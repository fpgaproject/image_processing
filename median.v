==> flow/design.v <==
`timescale 1ns / 1ps
module median(
input [7:0] p1,
input [7:0] p2,
input [7:0] p3,
input [7:0] p4,
input [7:0] p5,
input [7:0] p6,
input [7:0] p7,
input [7:0] p8,
input [7:0] p9,
input clk,
output reg [7:0] pixel_out
    );
reg [23:0] orderdRow1;
reg [23:0] orderdRow2;
reg [23:0] orderdRow3;
reg [23:0] orderdColumn;
	always @(posedge clk) begin
		if(p4 <= p1 && p4 <= p7) begin
			if(p1 < p7) begin  
				orderdRow1 <= {p7 , p1 , p4};
			end
			else begin 
			orderdRow1 <= {p1 , p7 , p4};
			end
		end
		else if(p1 <= p4 && p1 <= p7) begin 
			if(p4 < p7) begin 
				orderdRow1 <= {p1 , p4 , p7};
			end
			else begin 
				orderdRow1 <= {p4 , p7 , p1};
			end
		end
		else if(p7 <= p1 && p7 <= p4) begin
			if(p1 < p4) begin 
				orderdRow1 <= {p4 , p1 , p7};
			end
			else begin 
				orderdRow1 <= {p1 , p4 , p7};
			end
		end
		if(p5 <= p2 && p5 <= p8) begin
			if(p2 < p8) begin  
				orderdRow2 <= {p8 , p2 , p5};
			end
			else begin 
				orderdRow2 <= {p2 , p8 , p5};
			end
		end
		else if(p2 <= p5 && p2 <= p8) begin 
			if(p5 < p8) begin 
				orderdRow2 <= {p8 , p5 , p2};
			end
			else begin 
			orderdRow2 <= {p5 , p8 , p2};
			end
		end
		else if(p8 <= p2 && p8 <= p5) begin
			if(p2 < p5) begin 
				orderdRow2 <= {p5 , p2 , p8};
			end
			else begin 
				orderdRow2 <= {p2 , p5 , p8};
			end
		end
		if(p6 <= p3 && p6 <= p9) begin
			if(p3 < p9) begin  
				orderdRow3 <= {p9 , p3 , p6};
			end
			else begin 
				orderdRow3 <= {p3 , p9 , p6};
			end
		end
		else if(p3 <= p6 && p3 <= p9) begin 
			if(p6 < p9) begin 
				orderdRow3 <= {p9 , p6 , p3};
			end
			else begin 
				orderdRow3 <= {p6 , p9 , p3};
			end
		end
		else if(p9 <= p3 && p9 <= p6) begin
			if(p3 < p6) begin 
				orderdRow3 <= {p6 , p3 , p9};
			end
			else begin 
				orderdRow3 <= {p3 , p6 , p9};
			end
		end
		if(orderdRow1[15:8] <= orderdRow2[15:8] && orderdRow1[15:8] <= orderdRow3[15:8]) begin
			if(orderdRow2[15:8] < orderdRow3[15:8]) begin  
				orderdColumn <= {orderdRow3[15:8] , orderdRow2[15:8] , orderdRow1[15:8] };
			end
			else begin 
				orderdColumn <= {orderdRow2[15:8], orderdRow3[15:8] , orderdRow1[15:8]};
			end
		end
		else if(orderdRow2[15:8] <= orderdRow1[15:8] && orderdRow2[15:8] <= orderdRow3[15:8]) begin 
			if(orderdRow1[15:8] < orderdRow3[15:8]) begin 
				orderdColumn <= {orderdRow3[15:8] , orderdRow1[15:8] , orderdRow2[15:8]};
			end
			else begin 
				orderdColumn <= {orderdRow1[15:8] , orderdRow3[15:8] , orderdRow2[15:8]};
			end
		end
		else if(orderdRow3[15:8] <= orderdRow1[15:8] && orderdRow3[15:8] <= orderdRow2[15:8]) begin
			if(orderdRow1[15:8] < orderdRow2[15:8]) begin 
				orderdColumn <= {orderdRow2[15:8] , orderdRow1[15:8] ,orderdRow3[15:8]};
			end
			else begin 
				orderdColumn <= {orderdRow1[15:8] , orderdRow2[15:8] ,orderdRow3[15:8]};
			end
		end
		pixel_out <= orderdColumn[15:8];
	end
endmodule
* Tool chain data of median
What the tools print for median, step after step.
Line numbers count from 1 in the design file above.
Library cell names are shortened.
A cell with -- has no value.
- Top module :: median
- Clock :: clk
- Cell library :: sky130hd
- Corner :: tt_025C_1v80

* Word level
Source: Yosys, flattened and elaborated, memories not mapped. Widths are those after wreduce. Registers that Yosys merges into a memory's read port (data or address) are not register bits. Print and check cells do not count. Equal cells are merged and count once.
- Flip-flop bits (word level) :: 72
- Input port bits :: 73
- Output and inout port bits :: 8
- Elaborated cells :: 81
- Reductions and logical operators :: 16
- $lt $le $gt $ge :: 36
- Mux-type cells :: 24
** Operators by type and width (number)
- 16-bit 2-to-1 mux :: 24
- 8-bit less-or-equal comparator :: 24
- 8-bit < comparator :: 12
- 1-bit logical AND :: 12
- 3-bit nonzero test :: 4

* Logic depth
Yosys ltp: most cells in a row. Word level: on the elaborated netlist, between registers, memories and ports. Mapped: between sequential cells and ports; inverters and the memories' decode and read muxes count.
- Depth after elaboration :: 5
- ABC_AREA :: 1
- Gate-level depth with buffers :: 16
- Mapped depth without buffers :: 16

* After synthesis
Yosys stat after the flow's synthesis: flattened, memories mapped to cells. It holds for the ABC_AREA given above (unset counts as 0); a run with the other value may have another netlist.
The area totals of this step are shown rounded.
- Buffer cells :: 7
- Sequential area :: 0.00112 mm²
- Flip-flop cells :: 40
- Chip area (Yosys) :: 0.00577 mm²
- Cells in the netlist :: 870
** Cell types
- nand2_1 :: number 332, total area 1.25E+03 µm²
- ha_1 :: number 96, total area 1.2E+03 µm²
- edfxtp_1 :: number 32, total area 960.922 µm²
- nand3_1 :: number 107, total area 535.514 µm²
- inv_1 :: number 106, total area 397.882 µm²
- a21oi_1 :: number 48, total area 240.23 µm²
- dfxtp_1 :: number 8, total area 160.154 µm²
- o21ai_0 :: number 30, total area 150.144 µm²
- nand2_4 :: number 10, total area 112.608 µm²
- nand2_2 :: number 16, total area 100.096 µm²
- nor2_8 :: number 4, total area 80.077 µm²
- a21oi_2 :: number 8, total area 70.067 µm²
- nor2_2 :: number 10, total area 62.56 µm²
- o21a_1 :: number 7, total area 52.55 µm²
- nand3_2 :: number 5, total area 50.048 µm²
- nand4_1 :: number 8, total area 50.048 µm²
- a21o_1 :: number 6, total area 45.043 µm²
- nand4_4 :: number 2, total area 42.541 µm²
Not listed: further types 9, cells in them 35.

* Worst setup path after synthesis
Path of least setup slack by OpenSTA after synthesis, without wires, with an ideal clock, recovery checks aside; 20% of the period is set as input and as output delay. Where synthesis merged equal registers, the netlist keeps one of their names.
- Path type :: input-to-reg
- Start point :: in p4[7]
- End point :: reg orderdRow1[10]
- Slack :: 2500 ps
- Path delay :: 1605 ps
- Required time :: 4793 ps
- Period :: 5130 ps
- Setup time :: 337 ps
- External input delay :: 1026 ps
- Launch time at the first pin :: 1026 ps
- Driving pins on the path :: 8
- Buffers on the path :: 0
- Data arrival time :: 2294 ps
- Synthesis period reached :: 2630 ps
"path delay" is the arrival time less input delay plus setup time.
"driving pins on the path" counts driving pins, that of a launching flip-flop among them; a cell with two outputs on the path counts twice.
"synthesis period reached" = period - worst setup slack (recovery checks aside). The figure is calculated, with input and output delays left at 20% of the set period.
Between the ends stands the longest chain of elaborated cells between them, by number of cells; it is not shown to be the way that was timed. Of several equally long chains one is given.
A line is the first line of the expression or statement that the cell stems from. Yosys adds cells for indexed reads and writes and turns some case tables into memories.
A register here has more assigning lines than the two given.
Only ways into the end's enable, where the timed path ends, are counted here.
- Cells stage by stage :: inv_1 ha_1 a21o_1 nor2_8 nand2_4 nand2_2 nand2_4 nand3_1
- Cells in the longest elaborated chain :: 3
- Elaborated cells between the ends (all ways) :: 8
- Source lines of those cells :: 3
- Classes of those cells :: compare (4); reduce/logical (4)
** Ends and longest elaborated chain, after synthesis
- from (decl) :: line 6 : input [7:0] p4,
- 8-bit less-or-equal comparator :: line 20 : if(p4 <= p1 && p4 <= p7) begin
- 1-bit logical AND :: line 20
- 3-bit nonzero test
- to (assign) :: line 22 : orderdRow1 <= {p7 , p1 , p4};
- to (assign) :: line 25 : orderdRow1 <= {p1 , p7 , p4};

* Path in the finished layout
Path of least setup slack in the final report of flow run 1 (OpenROAD, finished layout, wires in). Where an end is a register, its clock arrival counts in the times.
The path's times are printed in steps of 10 ps; the period is the one set.
- Path type :: input-to-reg
- Start point :: in p4[7]
- End point :: reg orderdRow1[13]
- External input delay :: 620 ps
- Setup time :: 350 ps
- Required time :: 3060 ps
- Driving pins on the path :: 10
- Launch time at the first pin :: 620 ps
- Data arrival time :: 2800 ps
- Buffers on the path :: 1
- Slack :: 260 ps
- Period :: 3120 ps
Between the ends stands the longest chain of elaborated cells between them, by number of cells; it is not shown to be the way that was timed. Of several equally long chains one is given.
A register here has more assigning lines than the two given.
Only ways into the end's enable, where the timed path ends, are counted here.
- Cells stage by stage :: clkdlybuf4s50_1 inv_1 ha_1 nand2_1 nor2_2 nand2_2 nand2_4 nand2_2 nand2_4 nand3_1
- Cells in the longest elaborated chain :: 3
- Elaborated cells between the ends (all ways) :: 8
- Source lines of those cells :: 3
- Classes of those cells :: compare (4); reduce/logical (4)
** Ends and longest elaborated chain, post-layout
- from (decl) :: line 6 : input [7:0] p4,
- 8-bit less-or-equal comparator :: line 20 : if(p4 <= p1 && p4 <= p7) begin
- 1-bit logical AND :: line 20
- 3-bit nonzero test
- to (assign) :: line 22 : orderdRow1 <= {p7 , p1 , p4};
- to (assign) :: line 25 : orderdRow1 <= {p1 , p7 , p4};

Hand-over note for median

Record of 2 stored runs of the RTL-to-layout flow on median, platform sky130hd. The runs are unordered. Constraints: input delay and output delay 20% of the set period each, output load 0.01 pF.
"achieved clock period" means the clock period less the worst setup slack. The figure is calculated, with input and output delays left at 20% of the set period.
"time used up by the worst setup path" = time allowed to the worst setup path (clock period - input delay - output delay, where it has them) - its slack; a late launch clock adds to it, a late capture clock takes from it.
"total design power" is the tool's figure for a default switching activity; nothing was simulated.
"time used up by the worst setup path" is known to 10 ps.
Results are given in rounded form.

* Flow run 1
** Files
==> flow/run.sh <==
#!/bin/bash
# the make line also repeats the synthesis and layout settings of config.mk as NAME=value (left out here)
make -C /OpenROAD-flow-scripts/flow DESIGN_CONFIG=/design/flow/config.mk WORK_HOME=/design/flow/orfs CLKGATE_MAP_FILE= finish
==> flow/config.mk <==
export PLATFORM = sky130hd
export DESIGN_NAME = median
export DESIGN_NICKNAME = median
export VERILOG_FILES = /design/flow/design.v
export SDC_FILE = /design/flow/constraint.sdc
export NUM_CORES = 4
export LEC_CHECK = 0
export ABC_AREA = 1
export CAP_MARGIN = 20
export CORE_ASPECT_RATIO = 0.51
export CORE_MARGIN = 4
export CORE_UTILIZATION = 69
export GPL_ROUTABILITY_DRIVEN = 0
export MAX_ROUTING_LAYER = met4
export PLACE_DENSITY_LB_ADDON = 0.2
export SETUP_SLACK_MARGIN = 0.0
export SLEW_MARGIN = 20
==> flow/constraint.sdc <==
create_clock -name core_clock -period 3.12 [get_ports {clk}]
set_input_delay 0.6240 -clock core_clock [delete_from_list [all_inputs] [get_ports {clk}]]
set_output_delay 0.6240 -clock core_clock [all_outputs]
set_load 0.01 [all_outputs]
** Results
- Smallest setup slack :: 256 ps
- Final worst hold slack :: 339 ps
- Synthesized cell area :: 0.00577 mm²
- Time used up by the worst setup path :: 2240 ps
- Worst path kind :: input-to-reg
- Achieved clock period :: 2864 ps
- Total design power :: 0.00459 W
- Full die area :: 0.00997 mm²
- Standard-cell area after layout :: 0.00687 mm²
- Post-layout utilization :: 85.8%
- Setup TNS :: 0 ps

* Flow run 2
** Files
==> flow/run.sh <==
#!/bin/bash
# the make line also repeats the synthesis and layout settings of config.mk as NAME=value (left out here)
make -C /OpenROAD-flow-scripts/flow DESIGN_CONFIG=/design/flow/config.mk WORK_HOME=/design/flow/orfs CLKGATE_MAP_FILE= finish
==> flow/config.mk <==
export PLATFORM = sky130hd
export DESIGN_NAME = median
export DESIGN_NICKNAME = median
export VERILOG_FILES = /design/flow/design.v
export SDC_FILE = /design/flow/constraint.sdc
export NUM_CORES = 4
export LEC_CHECK = 0
export ABC_AREA = 1
export CAP_MARGIN = 20
export CELL_PAD_IN_SITES_DETAIL_PLACEMENT = 0
export CORE_ASPECT_RATIO = 1.09
export CORE_MARGIN = 2
export CORE_UTILIZATION = 18
export PLACE_DENSITY_LB_ADDON = 0.02
export SLEW_MARGIN = 20
export TNS_END_PERCENT = 70
==> flow/constraint.sdc <==
create_clock -name core_clock -period 2.14 [get_ports {clk}]
set_input_delay 0.4280 -clock core_clock [delete_from_list [all_inputs] [get_ports {clk}]]
set_output_delay 0.4280 -clock core_clock [all_outputs]
set_load 0.01 [all_outputs]
** Results
- Smallest setup slack :: 80 ps
- Final worst hold slack :: 340 ps
- Synthesized cell area :: 0.00577 mm²
- Time used up by the worst setup path :: 2060 ps
- Worst path kind :: reg-to-reg
- Achieved clock period :: 2060 ps
- Total design power :: 0.00877 W
- Full die area :: 0.0335 mm²
- Standard-cell area after layout :: 0.00983 mm²
- Post-layout utilization :: 31.1%
- Setup TNS :: 0 ps

End of note.
